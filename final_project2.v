==> flow/design.v <==
`timescale 1ns/1ps
module Functional_Unit(instruction, A, B, F);
    input wire [2:0] instruction;
    input wire [7:0] A;
    input wire [7:0] B;
    output reg [7:0] F;
    always @(A or B or instruction) begin
        case (instruction)
        3'b000: F = A + B;
        3'b001: F = A + ~B;
        3'b010: F = A & B;
        3'b011: F = A | B;
        3'b100: F = A ^ B;
        3'b101: F = ($signed(A) >>> 1) + B;
        3'b110: F = ((A >> 1) | (A << 7)) + B;
        3'b111: F = ((A << 1) | (A >> 7)) + B;
	default: F = 0;
        endcase
    end
endmodule
`timescale 1ns/1ps
module find_MAX(
    input wire clk,
    input wire rst_n,
    input wire start,
    input wire valid,
    input wire [7:0] Data_A,
    input wire [7:0] Data_B,
    input wire one_left,
    input wire [2:0] instruction,
    output reg [7:0] maximum,
    output reg finish
);
    wire [7:0] result;
    Functional_Unit fu(
        .instruction(instruction), 
        .A(Data_A),
        .B(Data_B),
        .F(result)
    );
    parameter STATE_0 = 2'b00;
    parameter STATE_1 = 2'b01;
    parameter STATE_2 = 2'b10;
    reg [1:0] state, next_state;
    wire o_finish;
    reg [7:0] o_maximum;
    always @(posedge clk) begin
        if (~rst_n)
            state <= STATE_0;
        else
            state <= next_state;
    end
    always @(posedge clk) begin
        case(state)
            STATE_0: begin
                if (start == 1)
                    next_state = STATE_1;
                else
                    next_state = STATE_0;
            end
            STATE_1: begin
                if (one_left == 1)
                    next_state = STATE_2;
                else
                    next_state = STATE_1;
            end
            STATE_2: begin
                if (valid == 1)
                    next_state = STATE_0;
                else
                    next_state = STATE_2;
            end
        default: next_state = STATE_0;
        endcase
    end
    assign o_finish = (state == STATE_2 && valid == 1) ? 1 : 0;
    always @(*) begin
        case(state)
            STATE_1, STATE_2: begin
                if (valid == 1)
                    if (result > maximum)
                        o_maximum = result;
                    else
                        o_maximum = maximum;
                else
                    o_maximum = maximum;
            end
            default: o_maximum = 1'b0; 
        endcase
    end
    always @(posedge clk) begin
        maximum <= o_maximum;
        if (~rst_n) begin
            maximum <= 1'b0;
            finish <= 1'b0;
        end
        else begin
            if (o_finish)
                finish <= 1'b1;
            else
                finish <= 1'b0;
        end
    end
endmodule
Reports on find_MAX:

What the tools print for find_MAX, step after step.
Line numbers count from 1 in the design file above.
Operators carry their Yosys type and port widths (W data, S select, Z words).
Cell names lack the library's common part.
The mark -- stands for no value.

* design top: find_MAX
* clock: clk
* library: sky130hd
* timing corner: tt_025C_1v80

Elaborated design:

Source: Yosys, flattened and elaborated, memories not mapped. Widths are those after wreduce. Registers that Yosys merges into a memory's read port (data or address) are not register bits. Print and check cells do not count. Equal cells are merged and count once.

* bits in registers: 13
* latch bits: 0
* RAM bits: 0
* bits in read-only memories: 0
* word width x clocked read ports: 0
* memories: 0
* elaborated cells: 38

* add/sub/neg operators: 5
* multiply operators: 0
* divide/modulo/power cells: 0
* order comparisons: 1
* equal/unequal tests: 9
* shift-type cells: 0
* muxes and demuxes: 7
* bitwise logic cells: 6
* reductions and logical operators: 6

Operators with widths (count)
* $pmux W8 S8: 1
* $add A8 B8 Y8: 4
* $eq A3 B3 Y1 const B: 4
* $add A7 B8 Y8: 1
* $or A7 B8 Y8: 1
* $or A8 B1 Y8: 1
* $gt A8 B8 Y1: 1
* $and A8 B8 Y8: 1
* $or A8 B8 Y8: 1
* $xor A8 B8 Y8: 1
* $not A8 Y8: 1
* $eq A3 B2 Y1 const B: 2
* $pmux W2 S3: 1
* $reduce_and A2 Y1: 2
* $mux W2: 2
* $eq A3 B1 Y1 const B: 1
* $logic_not A3 Y1: 1
* $mux W1: 3
* $eq A2 B1 Y1 const B: 1
* $eq A2 B2 Y1 const B: 1
* $logic_not A2 Y1: 1
* $reduce_or A2 Y1: 1
* $logic_and A1 B1 Y1: 1

Depth:

Depth = most cells in a row (Yosys ltp): at word level without a register or memory, in the mapped netlist without a sequential cell, where the memories' decode and read muxes count.

* depth after elaboration: 5
* ABC_AREA: 1
* mapped depth: 26

Mapped cells and area:

Yosys stat after the flow's synthesis: flattened, memories mapped to cells. It holds for the ABC_AREA given above (unset counts as 0); a run with the other value may have another netlist.

Cells by type
* ha_1: count 42, total area 525.504 um^2
* nand2_1: count 84, total area 315.302 um^2
* inv_1: count 71, total area 266.506 um^2
* dfxtp_1: count 13, total area 260.25 um^2
* nand3_1: count 29, total area 145.139 um^2
* a21oi_1: count 26, total area 130.125 um^2
* nor2_1: count 22, total area 82.579 um^2
* o21ai_0: count 12, total area 60.058 um^2
* o22ai_1: count 8, total area 50.048 um^2
* fa_1: count 2, total area 40.038 um^2
* nor3_1: count 7, total area 35.034 um^2
* nand4_1: count 5, total area 31.28 um^2
* xnor2_1: count 3, total area 26.275 um^2
* a22oi_1: count 3, total area 22.522 um^2
* nor2_4: count 2, total area 22.522 um^2
* nand2_2: count 3, total area 18.768 um^2
* nor2_2: count 2, total area 12.512 um^2
* buf_6: count 1, total area 11.261 um^2

Other cell types: 9; their cells: 12.

* standard cells after synthesis: 347
* synthesis area: 2127.0 um^2
* area of sequential cells: 260.2 um^2
* flip-flop cells: 13

Worst setup path after synthesis:

Path of least setup slack by OpenSTA after synthesis, without wires, with an ideal clock, recovery checks aside; 20% of the period is set as input and as output delay. Where synthesis merged equal registers, the netlist keeps one of their names.

* path kind: input to register
* start point: in instruction[1]
* end point: reg maximum[3]
* period: 6880 ps
* external input delay: 1376 ps
* library setup time: 119 ps
* arrival time: 4071 ps
* data required time: 6761 ps
* setup slack: 2690 ps
* path delay: 2814 ps
* driving pins on the path: 23
* path buffers: 2
* period reached after synthesis: 4190 ps

"path delay" is the arrival time less input delay plus setup time.
"driving pins on the path" counts driving pins, that of a launching flip-flop among them; a cell with two outputs on the path counts twice.
"period reached after synthesis" = period - worst setup slack (recovery checks aside). The figure is calculated, with input and output delays left at 20% of the set period.
The rows between start and end are the longest chain of elaborated cells between them; the timing report does not say that the signal goes this way. Where chains are equally long, one stands for them.
A line is the first line of the expression or statement that the cell stems from. Yosys adds cells for indexed reads and writes and turns some case tables into memories.

* cells stage by stage: o21ai_0 clkbuf_1 a21oi_1 a22oi_1 ha_1 a21oi_1 nand2_1 nand3_1 nand2_1 nand2_1 nand3_1 nand2_1 inv_1 ha_1 a21oi_1 nor2_1 nor3_1 nand2_1 nand3_1 clkbuf_1 nand2_1 nand2_1 a21oi_1
* cells in the longest elaborated chain: 4

Ends and longest elaborated chain, after synthesis
* start: declaration: line 30 `input wire [2:0] instruction,`
* $eq A3 B3 Y1: line 8 `case (instruction)`
* $pmux W8 S8: line 8
* $gt A8 B8 Y1: line 81 `if (result > maximum)`
* $reduce_and A2 Y1
* end: assignment: line 92 `maximum <= o_maximum;`
* end: assignment: line 94 `maximum <= 1'b0;`
* end: declaration: line 31 `output reg [7:0] maximum,`

Nets of the timed path that keep an RTL name, with a line that drives or declares them; the list need not be complete.

Nets with RTL names, path after synthesis (line)
* fu.F[5]: 8

Path in the finished layout:

From the final timing report of run A: the path of least setup slack in the routed layout; clock arrival at registers is part of the times.
The path's times are printed in steps of 10 ps; the period is the one set.

* path kind: input to register
* start point: in instruction[1]
* end point: reg maximum[2]
* period: 9060 ps
* external input delay: 1810 ps
* library setup time: 60 ps
* arrival time: 5880 ps
* data required time: 9240 ps
* setup slack: 3360 ps
* driving pins on the path: 19
* path buffers: 1

The rows between start and end are the longest chain of elaborated cells between them; the timing report does not say that the signal goes this way. Where chains are equally long, one stands for them.

* cells stage by stage: clkdlybuf4s50_1 o21ai_1 a22oi_1 ha_1 a21oi_1 or2_2 nand4_1 nand3_1 nand2_1 inv_1 ha_1 nand2_1 nor2_1 nand2_1 nand2_1 nand3_1 inv_1 nand2_1 a21oi_1
* cells in the longest elaborated chain: 4

Ends and longest elaborated chain, after layout
* start: declaration: line 30 `input wire [2:0] instruction,`
* $eq A3 B3 Y1: line 8 `case (instruction)`
* $pmux W8 S8: line 8
* $gt A8 B8 Y1: line 81 `if (result > maximum)`
* $reduce_and A2 Y1
* end: assignment: line 92 `maximum <= o_maximum;`
* end: assignment: line 94 `maximum <= 1'b0;`
* end: declaration: line 31 `output reg [7:0] maximum,`

Nets of the timed path that keep an RTL name, with a line that drives or declares them; the list need not be complete.

Nets with RTL names, path after layout (line)
* fu.F[6]: 8

Ticket comment

Design find_MAX on sky130hd. What follows are 2 stored runs of the flow, each under its own settings; their order means nothing. The constraints put input and output delay at 20% of the set period each and load the outputs with 0.01 pF.
"critical setup path time" = time allowed to the worst setup path (clock period - input delay - output delay, where it has them) - its slack; a late launch clock adds to it, a late capture clock takes from it.
"overall power": no workload was simulated; the value follows from the tool's default switching activity.
"critical setup path time" is known to 10 ps.

### Run A

Settings: `period_ns=9.06`, `CORE_UTILIZATION=34`, `SETUP_SLACK_MARGIN=1.77`, `PLACE_DENSITY_LB_ADDON=0.1`, `CORE_ASPECT_RATIO=1.67`, `TNS_END_PERCENT=30`, `ABC_AREA=1`, `GPL_ROUTABILITY_DRIVEN=1`, `CAP_MARGIN=15`, `SLEW_MARGIN=35`, `MIN_ROUTING_LAYER=met1`, `MAX_ROUTING_LAYER=met4`, `CORE_MARGIN=2`

- Post-route setup TNS: 0 ps
- Final utilization: 42.1 %
- Mapped cell area after synthesis: 2127.0 um^2
- Area inside the die boundary: 6925.4 um^2
- Lowest setup slack: 3357 ps
- Critical setup path time: 3890 ps
- Class of the worst setup path: input to register
- Area of the standard cells in the finished layout: 2571.2 um^2
- Overall power: 0.2613 mW
- Worst hold slack in the final report: 411 ps

### Run B

Settings: `period_ns=6.55`, `CORE_UTILIZATION=54`, `SETUP_SLACK_MARGIN=0.62`, `PLACE_DENSITY=0.36`, `CORE_ASPECT_RATIO=1.42`, `CELL_PAD_IN_SITES_DETAIL_PLACEMENT=0`, `TNS_END_PERCENT=45`, `ABC_AREA=1`, `GPL_TIMING_DRIVEN=1`, `GPL_ROUTABILITY_DRIVEN=0`, `CTS_CLUSTER_SIZE=58`, `CTS_CLUSTER_DIAMETER=393`, `MAX_ROUTING_LAYER=met5`, `CAP_MARGIN=20`, `CORE_MARGIN=2`, `SLEW_MARGIN=20`

- Overall power: 0.3585 mW
- Final utilization: 66.4 %
- Worst hold slack in the final report: 417 ps
- Post-route setup TNS: 0 ps
- Lowest setup slack: 1560 ps
- Critical setup path time: 3680 ps
- Class of the worst setup path: input to register
- Area inside the die boundary: 4464.4 um^2
- Mapped cell area after synthesis: 2127.0 um^2
- Area of the standard cells in the finished layout: 2536.2 um^2
